==> flow/design.v <==
`timescale 1ns / 1ps
module s2mm_filter #(
	parameter WIDTH = 32
	)(
	input axis_aclk,
	input axis_aresetn,
	input s_axis_tvalid,
	input [WIDTH-1:0]s_axis_tdata,
	input s_axis_tlast,
	input [WIDTH/8-1:0]s_axis_tkeep,
	output s_axis_tready,
	output m_axis_tvalid,
	output [WIDTH-1:0]m_axis_tdata,
	output m_axis_tlast,
	output [WIDTH/8-1:0]m_axis_tkeep,
	input m_axis_tready,
	input en, 
	input [25:0]counter 
);
wire filter_enable;
reg [25:0]counter_internal;
always @(posedge axis_aclk) begin : proc_counter_internal
	if(~axis_aresetn || ~en) begin
		counter_internal <= 0;
	end else if(counter_internal<=counter && s_axis_tvalid==1'b1 && m_axis_tready==1'b1)begin
		counter_internal <= counter_internal + 1'b1;
	end
end
assign 	filter_enable = counter_internal<=counter && en==1'b1;
assign 	m_axis_tvalid = filter_enable?s_axis_tvalid:'b0;
assign 	m_axis_tdata = filter_enable?s_axis_tdata:'b0;
assign 	m_axis_tlast = counter_internal == counter;
assign 	m_axis_tkeep = filter_enable?s_axis_tkeep:'b0;
assign 	s_axis_tready = m_axis_tready;
endmodule : s2mm_filter
Tool chain data of s2mm_filter

The steps from the RTL of s2mm_filter to its reports follow in flow order.
Line numbers count from 1 in the design file above.
Not given: -

Design top: s2mm_filter
Clock input: axis_aclk
Cell library: sky130hd
Corner: tt_025C_1v80

Word level

Yosys after proc, flatten, opt, wreduce and memory -nomap, before mapping. Enables and synchronous resets that opt folds into registers are not counted as muxes. Memory bits, and registers merged into a memory's read port (data or address), are not among the register bits. Print and check cells are not counted. Equal cells are merged and count once.

Register bits after elaboration: 26
Latch bits: 0
Bits in writable memories: 0
Bits in read-only memories: 0
Word width x clocked read ports: 0
Memory cells: 0
Input bits: 68
Output and inout port bits: 39
Word-level cells: 13

Add/sub/neg operators: 1
$mul: 0
Divide/modulo/power cells: 0
$lt $le $gt $ge: 1
Equal/unequal tests: 1
Shift-type cells: 0
Mux-type cells: 3
Bitwise logic cells: 2
Reductions and logical operators: 4

Operators by type and width:

| cell                                           | number |
| two-way mux 32 bit                             | 1 |
| adder 26 x 1 -> 26 bit (second input constant) | 1 |
| <= comparator 26 bit                           | 1 |
| == test 26 bit                                 | 1 |
| two-way mux 4 bit                              | 1 |
| logical AND 1 bit                              | 3 |
| NOT 1 bit                                      | 2 |
| logical OR 1 bit                               | 1 |
| two-way mux 1 bit                              | 1 |

Logic depth

Depth = most cells in a row (Yosys ltp): at word level without a register or memory, in the mapped netlist without a sequential cell, where the memories' decode and read muxes count.

Depth in word-level cells: 3
ABC_AREA: 0
Gate-level depth with buffers: 12
Depth with buffers taken out: 9

After synthesis

The flow's flattened synthesis, as Yosys stat reports it; memories are mapped. The netlist is that of the ABC_AREA named above (0 if unset); the other value can give another one.

Standard cells after synthesis: 309
Chip area (Yosys): 0.0023335 mm²
Sequential area: 0.0005205 mm²
Flip-flop cells: 26
Buffers: 17

Cell types:

| cell type                 | number | area in all (µm²) |
| sky130_fd_sc_hd__dfxtp_1  | 26     | 520.499 |
| sky130_fd_sc_hd__ha_1     | 27     | 337.824 |
| sky130_fd_sc_hd__and3_1   | 40     | 250.24 |
| sky130_fd_sc_hd__or4_1    | 17     | 127.622 |
| sky130_fd_sc_hd__inv_1    | 32     | 120.115 |
| sky130_fd_sc_hd__nand2_1  | 31     | 116.362 |
| sky130_fd_sc_hd__a21oi_1  | 22     | 110.106 |
| sky130_fd_sc_hd__o31ai_1  | 10     | 75.072 |
| sky130_fd_sc_hd__nand4_1  | 11     | 68.816 |
| sky130_fd_sc_hd__clkbuf_1 | 13     | 48.797 |
| sky130_fd_sc_hd__o211ai_1 | 5      | 37.536 |
| sky130_fd_sc_hd__nor4_1   | 5      | 31.28 |
| sky130_fd_sc_hd__mux2i_1  | 3      | 30.029 |
| sky130_fd_sc_hd__nand3_1  | 6      | 30.029 |
| sky130_fd_sc_hd__nor2_1   | 8      | 30.029 |
| sky130_fd_sc_hd__o21ai_0  | 6      | 30.029 |
| sky130_fd_sc_hd__and2_1   | 4      | 25.024 |
| sky130_fd_sc_hd__nand2b_1 | 4      | 25.024 |

Not listed: further types 26, cells in them 39.

Path before layout

Source: OpenSTA report_checks on the synthesized netlist (no wires, ideal clock, input and output delay 20% of the period each), path of least setup slack; recovery checks are left aside. Register names are those of the netlist, which keeps one name where synthesis merged equal registers.

Path kind: input -> output
Start: input port counter[17]
End: output port m_axis_tdata[10]
Clock period: 4.46 ns
External input delay: 0.892 ns
External output delay: 0.892 ns
Launch time at the first pin: 0.892 ns
Arrival time: 2.901 ns
Required time: 3.568 ns
Path slack: 0.667 ns
Delay of the path: 2.009 ns
Stages: 11
Buffers on the path: 3
Synthesis period reached: 3.793 ns

"delay of the path" = arrival - input delay + setup time.
At an output port there is no setup time.
"stages": output pins that drive a net of the path, with the launching flip-flop's if there is one; two outputs of one cell count as two.
"synthesis period reached" = period - worst setup slack (recovery checks aside). The figure is calculated, with input and output delays left at 20% of the set period.
Between the ends stands the longest chain of elaborated cells between them, by number of cells; it is not shown to be the way that was timed. Of several equally long chains one is given.
Each line given opens the expression or statement behind the cell; cells for indexed reads and writes are added by Yosys, which also makes memories of some case tables.

Cells stage by stage: sky130_fd_sc_hd__inv_1 sky130_fd_sc_hd__ha_1 sky130_fd_sc_hd__nand4_1 sky130_fd_sc_hd__nor4_1 sky130_fd_sc_hd__and2_1 sky130_fd_sc_hd__or3_1 sky130_fd_sc_hd__clkbuf_1 sky130_fd_sc_hd__and2_1 sky130_fd_sc_hd__clkbuf_1 sky130_fd_sc_hd__clkbuf_1 sky130_fd_sc_hd__and3_1
Cells in the longest elaborated chain: 3
Elaborated cells between the ends (all ways): 3
Those cells by class: 1 x compare; 1 x mux; 1 x reduce/logical

RTL lines, path post-synthesis:

| element              | line | RTL |
| from (decl)          | 18   | `input [25:0]counter` |
| <= comparator 26 bit | 29   | `assign filter_enable = counter_internal<=counter && en==1'b1;` |
| logical AND 1 bit    | 29   |  |
| two-way mux 32 bit   | 31   | `assign m_axis_tdata = filter_enable?s_axis_tdata:'b0;` |
| to (decl)            | 13   | `output [WIDTH-1:0]m_axis_tdata,` |

Timing after layout

From the final timing report of entry A: the path of least setup slack in the routed layout; clock arrival at registers is part of the times.

Path kind: input -> output
Start: input port counter[17]
End: output port m_axis_tdata[8]
Clock period: 4.09 ns
External input delay: 0.82 ns
External output delay: 0.82 ns
Launch time at the first pin: 0.82 ns
Arrival time: 2.91 ns
Required time: 3.27 ns
Path slack: 0.36 ns
Stages: 14
Buffers on the path: 6

Between the ends stands the longest chain of elaborated cells between them, by number of cells; it is not shown to be the way that was timed. Of several equally long chains one is given.

Cells stage by stage: sky130_fd_sc_hd__buf_6 sky130_fd_sc_hd__inv_2 sky130_fd_sc_hd__ha_4 sky130_fd_sc_hd__nand4_1 sky130_fd_sc_hd__buf_4 sky130_fd_sc_hd__nor4_4 sky130_fd_sc_hd__buf_4 sky130_fd_sc_hd__nand2b_1 sky130_fd_sc_hd__o32a_1 sky130_fd_sc_hd__and2_4 sky130_fd_sc_hd__buf_12 sky130_fd_sc_hd__buf_16 sky130_fd_sc_hd__and3_4 sky130_fd_sc_hd__buf_6
Cells in the longest elaborated chain: 3
Elaborated cells between the ends (all ways): 3
Those cells by class: 1 x compare; 1 x mux; 1 x reduce/logical

RTL lines, path post-layout:

| element              | line | RTL |
| from (decl)          | 18   | `input [25:0]counter` |
| <= comparator 26 bit | 29   | `assign filter_enable = counter_internal<=counter && en==1'b1;` |
| logical AND 1 bit    | 29   |  |
| two-way mux 32 bit   | 31   | `assign m_axis_tdata = filter_enable?s_axis_tdata:'b0;` |
| to (decl)            | 13   | `output [WIDTH-1:0]m_axis_tdata,` |

Appendix: measured runs

Module s2mm_filter, platform sky130hd: 2 stored runs of the flow (Yosys, OpenROAD) with differing settings, in no particular order. Input and output delays are each 20% of the period that was set; the output load is 0.01 pF.
"clock period reached" = clock period - worst setup slack. The figure is calculated, with input and output delays left at 20% of the set period.
By "allowed time less slack (worst setup path)" is meant the share of the clock period that the worst setup path is allowed (20% is reserved at inputs, 20% at outputs), minus its slack. Clock arrival times at its registers enter into it.
"total power after layout": no workload was simulated; the value follows from the tool's default switching activity.
Settings: - = not set for that run.
Among the results, - means that no value is shown for the run.

| setting or result                               | entry A         | entry B |
| period_ns                                       | 4.09            | 4.72    |
| SETUP_SLACK_MARGIN                              | 0.63            | -       |
| CAP_MARGIN                                      | 20              | 20      |
| CORE_MARGIN                                     | 2               | 2       |
| CORE_UTILIZATION                                | 40              | 61      |
| SLEW_MARGIN                                     | 20              | 20      |
| PLACE_DENSITY_LB_ADDON                          | -               | 0.07    |
| CELL_PAD_IN_SITES_DETAIL_PLACEMENT              | -               | 2       |
| ABC_AREA                                        | -               | 0       |
| MIN_ROUTING_LAYER                               | -               | met2    |
| worst setup slack after layout (ns)             | 0.361           | -       |
| allowed time less slack (worst setup path) (ns) | 2.09            | -       |
| worst setup path kind                           | input -> output | -       |
| total power after layout (mW)                   | 0.6388          | -       |
| post-synthesis cell area (mm²)                  | 0.0023335       | -       |
| overall die area (mm²)                          | 0.0064609       | -       |
| clock period reached (ns)                       | 3.729           | -       |
| total negative slack on setup checks (ns)       | 0.000           | -       |
| post-layout utilization (%)                     | 77.1            | -       |
| standard-cell area of the final layout (mm²)    | 0.0042991       | -       |

Entry B: unfinished; error FLW-0024 in placement
